==> flow/design.v <==
`timescale 1ns / 1ps
`default_nettype none
module uart_tx(
    input wire i_clk,
    input wire i_rst,
    input wire i_start,
    input wire [7:0] i_data,
    output reg o_tx,
    output reg o_busy
    );
    parameter INPUT_CLOCK_FREQ = 100_000_000;
    parameter BAUD_RATE = 115200;
    parameter CYCLES_PER_BAUD = INPUT_CLOCK_FREQ / BAUD_RATE;
    parameter reg [3:0] IDLE_STATE   = 4'h0;
    parameter reg [3:0] START_STATE  = 4'h1;
    parameter reg [3:0] PARITY_STATE = 4'ha;
    parameter reg [3:0] STOP_STATE   = 4'hb;
    reg [3:0] current_state;
    reg [3:0] next_state;
    reg [31:0] baud_counter;
    reg baud_strobe;
    reg [7:0] tx_shift;
    reg [7:0] tx_hold;
    initial next_state = IDLE_STATE;
    always @ (*) begin
        if (i_rst)
            next_state = IDLE_STATE;
        else case (current_state)
            IDLE_STATE, STOP_STATE:
                if (i_start)
                    next_state = START_STATE;
                else
                    next_state = IDLE_STATE;
            default:
                if (current_state < STOP_STATE)
                    next_state = current_state + 1;
                else
                    next_state = IDLE_STATE;
        endcase
    end
    initial baud_counter = 0;
    initial baud_strobe = 0;
    always @ (posedge i_clk) begin
        if (current_state == IDLE_STATE) begin
            if (i_start)
                baud_strobe <= 1;
            else
                baud_strobe <= 0;
            baud_counter <= 0;
        end else if (baud_counter >= CYCLES_PER_BAUD) begin
            baud_strobe <= 1'b1;
            baud_counter <= 0;
        end else begin
            baud_counter <= baud_counter + 1'b1;
            baud_strobe <= 0;
        end
    end
    initial current_state = IDLE_STATE;
    always @ (posedge i_clk) begin
        if (i_rst)
            current_state <= IDLE_STATE;
        else if (baud_strobe || (current_state == IDLE_STATE && i_start))
            current_state <= next_state;
    end
    initial o_busy = 0;
    always @ (posedge i_clk) begin
        if (i_rst)
            o_busy <= 0;
        else
            o_busy <= (current_state >= START_STATE && current_state <= STOP_STATE);
    end
    initial tx_shift = 0;
    initial tx_hold = 0;
    always @ (posedge i_clk) begin
        if (!i_rst && baud_strobe) begin
            case (current_state)
                START_STATE: begin
                    tx_shift <= i_data;
                    tx_hold <= i_data;
                end
                IDLE_STATE, PARITY_STATE, STOP_STATE:
                    tx_shift <= 0;
                default:
                    if (current_state < PARITY_STATE)
                        tx_shift <= tx_shift >> 1;
            endcase
        end
    end
    initial o_tx = 1;
    always @ (posedge i_clk) begin
        if (i_rst)
            o_tx <= 1;
        else if (baud_strobe)
            case (current_state)
                IDLE_STATE, STOP_STATE:
                    o_tx <= 1;
                START_STATE:
                    o_tx <= 0;
                PARITY_STATE:
                    o_tx <= ^tx_hold;
                default:
                    if (current_state < STOP_STATE)
                        o_tx <= tx_shift[0];
            endcase
    end
endmodule
* Tool chain data of uart_tx
What the tools print for uart_tx, step after step.
Lines are those of the file above, counted from 1.
Cell names lack the library's common part.
A cell with -- has no value.
- Design top :: uart_tx
- Clock port :: i_clk
- Cell library :: sky130hd
- Timing corner :: tt_025C_1v80

* Word level
Yosys after proc, flatten, opt, wreduce and memory -nomap, before mapping. Memory bits, and registers merged into a memory's read port (data or address), are not among the register bits. Print and check cells are not counted.
- Reductions and logical operators :: 15
- Equal/unequal tests :: 3
- Add/sub/neg operators :: 2
- Multiplexer cells :: 10
- Magnitude comparators :: 5
** Operator list (number)
- adder 32 x 1 -> 32 bit with constant B :: 1
- >= comparator 32 x 10 -> 1 bit with constant B :: 1
- case mux 8 bit (select 2 bit) :: 1
- less-than comparator 4 bit with constant B :: 2
- == test 4 bit with constant B :: 2
- parity 8 bit :: 1
- 2-to-1 mux 8 bit :: 1
- 2-to-1 mux 4 bit :: 2
- AND reduction 2 bit :: 3
- 2-to-1 mux 1 bit :: 5
- OR reduction 2 bit :: 2
- adder 4 x 1 -> 4 bit with constant B :: 1
- >= comparator 4 x 1 -> 1 bit with constant B :: 1
- == test 4 x 1 -> 1 bit with constant B :: 1
- <= comparator 4 bit with constant B :: 1
- zero test 4 bit :: 1
- nonzero test 4 bit :: 1
- logical AND 1 bit :: 3
- nonzero test 3 bit :: 1
- OR reduction 3 bit :: 1
- case mux 1 bit (select 3 bit) :: 1
- logical OR 1 bit :: 1
- zero test 1 bit :: 1
- Register bits :: 55
- Output and inout port bits :: 2
- Elaborated cells :: 42

* Longest topological paths
Depth = most cells in a row (Yosys ltp): at word level without a register or memory, in the mapped netlist without a sequential cell, where the memories' decode and read muxes count.
- Word-level depth :: 4
- ABC_AREA :: 0
- Gate-level depth with buffers :: 7
- Mapped depth without buffers :: 6

* Mapped cells and area
Source: synth_stat.txt of the flow (Yosys; design flattened, memories mapped). It holds for the ABC_AREA given above (unset counts as 0); a run with the other value may have another netlist.
- Sequential area :: 1261.2 um^2
- Cell count :: 171
- Buffer cells :: 4
- Cell area after synthesis :: 2052.0 um^2
- Flip-flop cells :: 55
** Cell types
- dfxtp_1 :: number 39, total area 780.749 um^2
- edfxtp_1 :: number 16, total area 480.461 um^2
- xnor2_1 :: number 9, total area 78.826 um^2
- ha_1 :: number 6, total area 75.072 um^2
- a22o_1 :: number 7, total area 61.309 um^2
- nor2_1 :: number 14, total area 52.55 um^2
- xor2_1 :: number 5, total area 43.792 um^2
- nand2_1 :: number 9, total area 33.782 um^2
- nor4_1 :: number 5, total area 31.28 um^2
- a21oi_1 :: number 6, total area 30.029 um^2
- inv_1 :: number 7, total area 26.275 um^2
- nand3_1 :: number 5, total area 25.024 um^2
- a21o_1 :: number 3, total area 22.522 um^2
- nor3b_1 :: number 3, total area 22.522 um^2
- o211ai_4 :: number 1, total area 21.27 um^2
- and3_1 :: number 3, total area 18.768 um^2
- a211oi_1 :: number 2, total area 15.014 um^2
- o21ai_0 :: number 3, total area 15.014 um^2
Other cell types: 25; their cells: 28.

* Path before layout
OpenSTA on the mapped netlist: ideal clock, no wires. The path of least setup slack (recovery checks aside). Input and output delay are each 20% of the period. Register names are those of the netlist, which keeps one name where synthesis merged equal registers.
- Path type :: register -> register
- Start :: reg current_state[0]
- End :: reg o_tx
- Launch time at the first pin :: 0.000 ns
- Stages :: 7
- Clock period :: 1.99 ns
- Path delay :: 1.710 ns
- Library setup time :: 0.058 ns
- Arrival :: 1.652 ns
- Slack :: 0.280 ns
- Required time :: 1.932 ns
- Path buffers :: 0
- Period reached after synthesis :: 1.71 ns
"path delay" is the arrival time less input delay plus setup time.
"stages": output pins that drive a net of the path, with the launching flip-flop's if there is one; two outputs of one cell count as two.
"period reached after synthesis" = period - worst setup slack (recovery checks aside). The figure is calculated, with input and output delays left at 20% of the set period.
Between the ends stands the longest chain of elaborated cells between them, by number of cells; it is not shown to be the way that was timed. Of several equally long chains one is given.
Each line given opens the expression or statement behind the cell; cells for indexed reads and writes are added by Yosys, which also makes memories of some case tables.
A register here has more assigning lines than the two given.
- Path through :: dfxtp_1 > inv_1 > ha_1 > or2_2 > a22oi_2 > a221o_1 > o211a_1
- Length of the longest elaborated chain :: 4
** RTL lines, path after synthesis
- from (decl) :: RTL line 18 : reg [3:0] current_state;
- from (assign) :: RTL line 61 : current_state <= IDLE_STATE;
- from (assign) :: RTL line 63 : current_state <= next_state;
- zero test 4 bit :: RTL line 94 : case (current_state)
- OR reduction 2 bit :: RTL line 94
- nonzero test 4 bit
- AND reduction 2 bit
- to (assign) :: RTL line 100 : o_tx <= ^tx_hold;
- to (assign) :: RTL line 103 : o_tx <= tx_shift[0];
- to (decl) :: RTL line 8 : output reg o_tx,

* Timing after layout
Path of least setup slack in the final report of stored run 1 (OpenROAD, finished layout, wires in). Where an end is a register, its clock arrival counts in the times.
- Path type :: register -> register
- Start :: reg current_state[0]
- End :: reg current_state[0]
- Stages :: 8
- Library setup time :: 0.09 ns
- Arrival :: 1.91 ns
- Launch time at the first pin :: 0.38 ns
- Slack :: -0.32 ns
- Clock period :: 1.3 ns
- Required time :: 1.59 ns
- Path buffers :: 1
Between the ends stands the longest chain of elaborated cells between them, by number of cells; it is not shown to be the way that was timed. Of several equally long chains one is given.
- Path through :: dfxtp_4 > inv_6 > ha_4 > buf_4 > mux2_1 > a21oi_1 > o221a_2 > a211oi_2
- Length of the longest elaborated chain :: 3
** RTL lines, path after layout
- from (decl) :: RTL line 18 : reg [3:0] current_state;
- from (assign) :: RTL line 61 : current_state <= IDLE_STATE;
- from (assign) :: RTL line 63 : current_state <= next_state;
- adder 4 x 1 -> 4 bit :: RTL line 36 : next_state = current_state + 1;
- 2-to-1 mux 4 bit :: RTL line 35 : if (current_state < STOP_STATE)
- 2-to-1 mux 4 bit :: RTL line 28 : else case (current_state)
- to (assign) :: RTL line 61
- to (assign) :: RTL line 63
- to (decl) :: RTL line 18

Settings and measured results of 2 stored flow runs for module uart_tx (sky130hd), not sorted in any way. The constraints put input and output delay at 20% of the set period each and load the outputs with 0.01 pF.
By "period achieved" is meant the clock period of the run minus its worst setup slack. This is arithmetic on one report: input and output delays are still those of the set period (20% each).
"time on the worst setup path": the worst setup path's part of the clock period (all of it between registers, 20% less for each end at a port) less its slack. A launch clock that arrives late makes it longer, a capture clock that arrives late makes it shorter.
"total design power" rests on the timing tool's default activity at the inputs, not on a simulated workload.

* Stored run 1
** Files
==> flow/run.sh <==
#!/bin/bash
# the make line also repeats the synthesis and layout settings of config.mk as NAME=value (left out here)
make -C /OpenROAD-flow-scripts/flow DESIGN_CONFIG=/design/flow/config.mk WORK_HOME=/design/flow/orfs CLKGATE_MAP_FILE= finish
==> flow/config.mk <==
export PLATFORM = sky130hd
export DESIGN_NAME = uart_tx
export DESIGN_NICKNAME = uart_tx
export VERILOG_FILES = /design/flow/design.v
export SDC_FILE = /design/flow/constraint.sdc
export NUM_CORES = 4
export LEC_CHECK = 0
export CAP_MARGIN = 20
export CORE_MARGIN = 9
export CORE_UTILIZATION = 58
export SETUP_SLACK_MARGIN = 0.26
export SLEW_MARGIN = 20
export TNS_END_PERCENT = 80
==> flow/constraint.sdc <==
create_clock -name core_clock -period 1.3 [get_ports {i_clk}]
set_input_delay 0.2600 -clock core_clock [delete_from_list [all_inputs] [get_ports {i_clk}]]
set_output_delay 0.2600 -clock core_clock [all_outputs]
set_load 0.01 [all_outputs]
** Results
- Time on the worst setup path :: 1.62 ns
- Type of the worst setup path :: register -> register
- Setup slack of the worst path :: -0.318 ns
- Standard-cell area of the final layout :: 2773.9 um^2
- Period achieved :: 1.618 ns
- Synthesized cell area :: 2052.0 um^2
- Total design power :: 3.503 mW
- Worst hold slack in the final report :: 0.454 ns
- Utilization after routing :: 82.5%
- Area inside the die boundary :: 6003.1 um^2
- Sum of negative setup slack :: -8.504 ns

* Stored run 2
** Files
==> flow/run.sh <==
#!/bin/bash
# the make line also repeats the synthesis and layout settings of config.mk as NAME=value (left out here)
make -C /OpenROAD-flow-scripts/flow DESIGN_CONFIG=/design/flow/config.mk WORK_HOME=/design/flow/orfs CLKGATE_MAP_FILE= finish
==> flow/config.mk <==
export PLATFORM = sky130hd
export DESIGN_NAME = uart_tx
export DESIGN_NICKNAME = uart_tx
export VERILOG_FILES = /design/flow/design.v
export SDC_FILE = /design/flow/constraint.sdc
export NUM_CORES = 4
export LEC_CHECK = 0
export CAP_MARGIN = 20
export CORE_MARGIN = 2
export CORE_UTILIZATION = 40
export SETUP_SLACK_MARGIN = -0.11
export SLEW_MARGIN = 20
==> flow/constraint.sdc <==
create_clock -name core_clock -period 1.73 [get_ports {i_clk}]
set_input_delay 0.3460 -clock core_clock [delete_from_list [all_inputs] [get_ports {i_clk}]]
set_output_delay 0.3460 -clock core_clock [all_outputs]
set_load 0.01 [all_outputs]
** Results
- Time on the worst setup path :: 1.72 ns
- Type of the worst setup path :: register -> register
- Setup slack of the worst path :: 0.006 ns
- Standard-cell area of the final layout :: 2536.2 um^2
- Period achieved :: 1.724 ns
- Synthesized cell area :: 2052.0 um^2
- Total design power :: 2.484 mW
- Worst hold slack in the final report :: 0.452 ns
- Utilization after routing :: 50.3%
- Area inside the die boundary :: 5719.1 um^2
- Sum of negative setup slack :: 0.000 ns
